==> flow/design.v <==
`timescale 1ns / 1ps
module ssd_driver5(
    input [7:0] ssd_driver_port_inp,
    input ssd_clk,
    input ssd_rst,
    output [6:0] ssd_driver_port_cc,
    output [7:0]ssd_driver_port_an
    );
    reg[6:0] ssd_driver_tmp_cc;
    reg [7:0]ssd_driver_tmp_an = 8'hFE;
    wire[7:0] ssd_driver_digit;
    assign ssd_driver_digit = ssd_driver_port_inp;
    always@(posedge ssd_clk)
        begin
              if (ssd_driver_tmp_an == 8'hFD)
                    ssd_driver_tmp_an = 8'hFE;
              else if (ssd_driver_tmp_an == 8'hFE)
                    ssd_driver_tmp_an = 8'hFD;
              if(ssd_rst)
                ssd_driver_tmp_cc = 7'b1000000;
              else
              begin
                    if (ssd_driver_tmp_an == 8'hFE)  
                        begin
                        case(ssd_driver_digit[3:0])
                            4'h0:   ssd_driver_tmp_cc = 7'b1000000;
                            4'h1:   ssd_driver_tmp_cc = 7'b1111001;
                            4'h2:   ssd_driver_tmp_cc = 7'b0100100;
                            4'h3:   ssd_driver_tmp_cc = 7'b0110000;
                            4'h4:   ssd_driver_tmp_cc = 7'b0011001;
                            4'h5:   ssd_driver_tmp_cc = 7'b0010010;
                            4'h6:   ssd_driver_tmp_cc = 7'b0000010;
                            4'h7:   ssd_driver_tmp_cc = 7'b1111000;
                            4'h8:   ssd_driver_tmp_cc = 7'b0000000;
                            4'h9:   ssd_driver_tmp_cc = 7'b0011000;
                            4'hA:   ssd_driver_tmp_cc = 7'b0001000;
                            4'hB:   ssd_driver_tmp_cc = 7'b0000011;
                            4'hC:   ssd_driver_tmp_cc = 7'b1000110; 
                            4'hD:   ssd_driver_tmp_cc = 7'b0100001;
                            4'hE:   ssd_driver_tmp_cc = 7'b0000110;
                            4'hF:   ssd_driver_tmp_cc = 7'b0001110;
                            default: ssd_driver_tmp_cc = 7'hZZZZ;
                        endcase
                        end
                    else if (ssd_driver_tmp_an == 8'hFD)  
                        begin
                        case(ssd_driver_digit[7:4])
                            4'h0:   ssd_driver_tmp_cc = 7'b1000000;
                            4'h1:   ssd_driver_tmp_cc = 7'b1111001;
                            4'h2:   ssd_driver_tmp_cc = 7'b0100100;
                            4'h3:   ssd_driver_tmp_cc = 7'b0110000;
                            4'h4:   ssd_driver_tmp_cc = 7'b0011001;
                            4'h5:   ssd_driver_tmp_cc = 7'b0010010;
                            4'h6:   ssd_driver_tmp_cc = 7'b0000010;
                            4'h7:   ssd_driver_tmp_cc = 7'b1111000;
                            4'h8:   ssd_driver_tmp_cc = 7'b0000000;
                            4'h9:   ssd_driver_tmp_cc = 7'b0011000;
                            4'hA:   ssd_driver_tmp_cc = 7'b0001000;
                            4'hB:   ssd_driver_tmp_cc = 7'b0000011;
                            4'hC:   ssd_driver_tmp_cc = 7'b1000110; 
                            4'hD:   ssd_driver_tmp_cc = 7'b0100001;
                            4'hE:   ssd_driver_tmp_cc = 7'b0000110;
                            4'hF:   ssd_driver_tmp_cc = 7'b0001110;
                            default: ssd_driver_tmp_cc = 7'hZZZZ;
                        endcase
                        end
                end
            end
        assign ssd_driver_port_an = ssd_driver_tmp_an;
        assign ssd_driver_port_cc[6:0] = ssd_driver_tmp_cc[6:0];
endmodule
Step by step through the tools: ssd_driver5
Tool output for the design above, in the order of the flow.
Line numbers count from 1 in the design file above.
Operators carry their Yosys type and port widths (W data, S select, Z words).
Library cell names are shortened.
A cell with n/a has no value.

set-up
  design top = ssd_driver5
  clock input = ssd_clk
  standard-cell library = sky130hd
  corner = tt_025C_1v80

Word-level counts
Yosys after proc, flatten, opt, wreduce and memory -nomap, before mapping. Memory bits, and registers merged into a memory's read port (data or address), are not among the register bits. Print and check cells are not counted. Equal cells are merged and count once.
Yosys's memory passes give these memory sizes; they may raise the number of words (mostly to a power of two), join words into wider ones and drop unused or constant bits.

operators by class
  $add $sub $neg = 0
  multipliers = 0
  divide/modulo/power cells = 0
  $lt $le $gt $ge = 0
  equality and inequality tests = 4
  shift-type cells = 0
  multiplexer cells = 4
  bitwise gates (word level) = 0
  reductions and logical operators = 1

operators with widths
  kind                  count
  $eq A8 B8 Y1 const B  4
  $mux W8               2
  $mux W7               2
  $reduce_bool A2 Y1    1

word-level totals
  register bits = 15
  latch bits = 0
  memory bits (writable) = 0
  memory bits (read-only) = 224
  clocked read ports x word width = 0
  memory cells = 2
  input bits = 10
  word-level cells = 13

memories
  name             words  bits a word  rd ports  write ports  line  source
  (no name shown)  16     7            1         0            25    case(ssd_driver_digit[3:0])
  (no name shown)  16     7            1         0            47    case(ssd_driver_digit[7:4])

Depth
Yosys ltp: most cells in a row. Word level: on the elaborated netlist, between registers, memories and ports. Mapped: between sequential cells and ports; inverters and the memories' decode and read muxes count.

logic depth
  depth after elaboration = 6
  ABC_AREA = 1
  mapped depth = 11

Mapped cells and area
Source: synth_stat.txt of the flow (Yosys; design flattened, memories mapped). It holds for the ABC_AREA given above (unset counts as 0); a run with the other value may have another netlist.
The area totals of this step are shown rounded.

mapped netlist
  cell count = 178
  cell area after synthesis = 1,124 um^2
  sequential area = 300.3 um^2
  mapped flip-flops = 15
  buffers = 9

cells by type
  cell type      count  total area (um^2)
  dfxtp_1        15     300.288
  nand2_1        69     258.998
  nand3_1        28     140.134
  ha_1           10     125.12
  inv_1          21     78.826
  buf_4          3      22.522
  nand2_4        2      22.522
  nor2_4         2      22.522
  nand2_2        3      18.768
  nor2_2         3      18.768
  clkinv_4       2      17.517
  clkbuf_1       4      15.014
  o211ai_1       2      15.014
  inv_2          3      11.261
  nor2_1         3      11.261
  a21oi_1        2      10.01
  o21ai_0        2      10.01
  dlygate4sd1_1  1      8.758

Other cell types: 3; their cells: 3.

Timing after synthesis
Source: OpenSTA report_checks on the synthesized netlist (no wires, ideal clock, input and output delay 20% of the period each), path of least setup slack; recovery checks are left aside. Register names are those of the netlist, which keeps one name where synthesis merged equal registers.

timing after synthesis
  kind = input-to-reg
  start = input ssd_driver_port_inp[1]
  end = register ssd_driver_tmp_cc[3]
  clock period = 1.94 ns
  input delay = 0.388 ns
  library setup time = 0.109 ns
  time at the first pin = 0.388 ns
  data arrival time = 1.144 ns
  path slack = 0.687 ns
  delay of the path = 0.865 ns
  driving pins on the path = 11
  path buffers = 0
  synthesis period reached = 1.253 ns

"delay of the path" = arrival - input delay + setup time.
"driving pins on the path": output pins that drive a net of the path, with the launching flip-flop's if there is one; two outputs of one cell count as two.
"synthesis period reached" = period - worst setup slack (recovery checks aside). The figure is calculated, with input and output delays left at 20% of the set period.
Between the ends stands the longest chain of elaborated cells between them, by number of cells; it is not shown to be the way that was timed. Of several equally long chains one is given.
A line is the first line of the expression or statement that the cell stems from. Yosys adds cells for indexed reads and writes and turns some case tables into memories.
A memory read counts as a cell of the chain, while the word-level depth stops at memories.
A register here has more assigning lines than the two given.

between the ends, after synthesis
  path through = inv_1 > ha_1 > inv_1 > nand2_1 > nand2_1 > nand2_1 > nand2_1 > nand2_1 > nand3_1 > nand2_1 > inv_1
  cells in the longest elaborated chain = 2
  elaborated cells on any way between the ends = 2
  RTL lines with such cells = 2
  those cells by class = mux: 1; memory: 1

ends and longest elaborated chain, after synthesis
  item             line  source
  start, declared  3     input [7:0] ssd_driver_port_inp,
  $mem_v2 Z16 W7   25    case(ssd_driver_digit[3:0])
  $mux W7          23    if (ssd_driver_tmp_an == 8'hFE)
  end, assigned    20    ssd_driver_tmp_cc = 7'b1000000;
  end, assigned    26    4'h0:   ssd_driver_tmp_cc = 7'b1000000;
  end, declared    9     reg[6:0] ssd_driver_tmp_cc;

Timing after layout
From the final timing report of stored run 2: the path of least setup slack in the routed layout; clock arrival at registers is part of the times.

timing after layout
  kind = input-to-reg
  start = input ssd_driver_port_inp[4]
  end = register ssd_driver_tmp_cc[3]
  clock period = 2.86 ns
  input delay = 0.57 ns
  library setup time = 0.10 ns
  time at the first pin = 0.57 ns
  data arrival time = 2.01 ns
  path slack = 1.00 ns
  driving pins on the path = 12
  path buffers = 1

Between the ends stands the longest chain of elaborated cells between them, by number of cells; it is not shown to be the way that was timed. Of several equally long chains one is given.
A memory read counts as a cell of the chain, while the word-level depth stops at memories.
A register here has more assigning lines than the two given.

between the ends, after layout
  path through = clkdlybuf4s50_1 > inv_1 > ha_1 > inv_1 > nand2_1 > nand2_1 > nand2_1 > nand2_1 > nand2_1 > nand3_1 > nand2_1 > inv_1
  cells in the longest elaborated chain = 3
  elaborated cells on any way between the ends = 3
  RTL lines with such cells = 3
  those cells by class = mux: 2; memory: 1

ends and longest elaborated chain, after layout
  item             line  source
  start, declared  3     input [7:0] ssd_driver_port_inp,
  $mem_v2 Z16 W7   47    case(ssd_driver_digit[7:4])
  $mux W7          45    else if (ssd_driver_tmp_an == 8'hFD)
  $mux W7          23    if (ssd_driver_tmp_an == 8'hFE)
  end, assigned    20    ssd_driver_tmp_cc = 7'b1000000;
  end, assigned    26    4'h0:   ssd_driver_tmp_cc = 7'b1000000;
  end, declared    9     reg[6:0] ssd_driver_tmp_cc;

Data sheet: physical implementation of ssd_driver5

Stored flow runs of ssd_driver5 (2 of them; Yosys, OpenROAD, sky130hd). They differ in their settings and are not a sequence. Constraints: input delay and output delay 20% of the set period each, output load 0.01 pF.
"achieved clock period" means the clock period less the worst setup slack. The figure is calculated, with input and output delays left at 20% of the set period.
"worst setup path time" means the part of the period allowed to the worst setup path (the constraints hold back 20% at inputs and 20% at outputs) less its slack; where the path has registers, the arrival times of their clocks count too.
"power" is the tool's figure for a default switching activity; nothing was simulated.
Measured values are rounded.

Stored run 1
==> flow/run.sh <==
#!/bin/bash
# the make line also repeats the synthesis and layout settings of config.mk as NAME=value (left out here)
make -C /OpenROAD-flow-scripts/flow DESIGN_CONFIG=/design/flow/config.mk WORK_HOME=/design/flow/orfs CLKGATE_MAP_FILE= finish
==> flow/config.mk <==
export PLATFORM = sky130hd
export DESIGN_NAME = ssd_driver5
export DESIGN_NICKNAME = ssd_driver5
export VERILOG_FILES = /design/flow/design.v
export SDC_FILE = /design/flow/constraint.sdc
export NUM_CORES = 4
export LEC_CHECK = 0
export CAP_MARGIN = 30
export CELL_PAD_IN_SITES_DETAIL_PLACEMENT = 1
export CORE_ASPECT_RATIO = 1.0
export CORE_MARGIN = 5
export CORE_UTILIZATION = 59
export CTS_CLUSTER_DIAMETER = 390
export GPL_ROUTABILITY_DRIVEN = 0
export PLACE_DENSITY_LB_ADDON = 0.0
export SLEW_MARGIN = 20
export TNS_END_PERCENT = 20
==> flow/constraint.sdc <==
create_clock -name core_clock -period 1.55 [get_ports {ssd_clk}]
set_input_delay 0.3100 -clock core_clock [delete_from_list [all_inputs] [get_ports {ssd_clk}]]
set_output_delay 0.3100 -clock core_clock [all_outputs]
set_load 0.01 [all_outputs]

==> results of stored run 1 <==
did not finish, placement stopped with DPL-0033

Stored run 2
==> flow/run.sh <==
#!/bin/bash
# the make line also repeats the synthesis and layout settings of config.mk as NAME=value (left out here)
make -C /OpenROAD-flow-scripts/flow DESIGN_CONFIG=/design/flow/config.mk WORK_HOME=/design/flow/orfs CLKGATE_MAP_FILE= finish
==> flow/config.mk <==
export PLATFORM = sky130hd
export DESIGN_NAME = ssd_driver5
export DESIGN_NICKNAME = ssd_driver5
export VERILOG_FILES = /design/flow/design.v
export SDC_FILE = /design/flow/constraint.sdc
export NUM_CORES = 4
export LEC_CHECK = 0
export ABC_AREA = 1
export CAP_MARGIN = 20
export CELL_PAD_IN_SITES_GLOBAL_PLACEMENT = 1
export CORE_ASPECT_RATIO = 1.63
export CORE_MARGIN = 2
export CORE_UTILIZATION = 44
export CTS_CLUSTER_DIAMETER = 91
export GPL_ROUTABILITY_DRIVEN = 0
export MAX_ROUTING_LAYER = met5
export PLACE_DENSITY_LB_ADDON = 0.26
export SETUP_SLACK_MARGIN = 0.78
export SLEW_MARGIN = 40
==> flow/constraint.sdc <==
create_clock -name core_clock -period 2.86 [get_ports {ssd_clk}]
set_input_delay 0.5720 -clock core_clock [delete_from_list [all_inputs] [get_ports {ssd_clk}]]
set_output_delay 0.5720 -clock core_clock [all_outputs]
set_load 0.01 [all_outputs]

==> results of stored run 2 <==
chip area after synthesis (Yosys): 1,124 um^2
die area: 2,986 um^2
standard-cell area of the final layout: 1,393 um^2
utilization: 56.9%
worst setup slack after layout: 0.996 ns
total negative slack: 0.000 ns
worst hold slack: 0.368 ns
power: 458.6 uW
achieved clock period: 1.864 ns
worst setup path time: 1.29 ns
worst setup path kind: input-to-reg
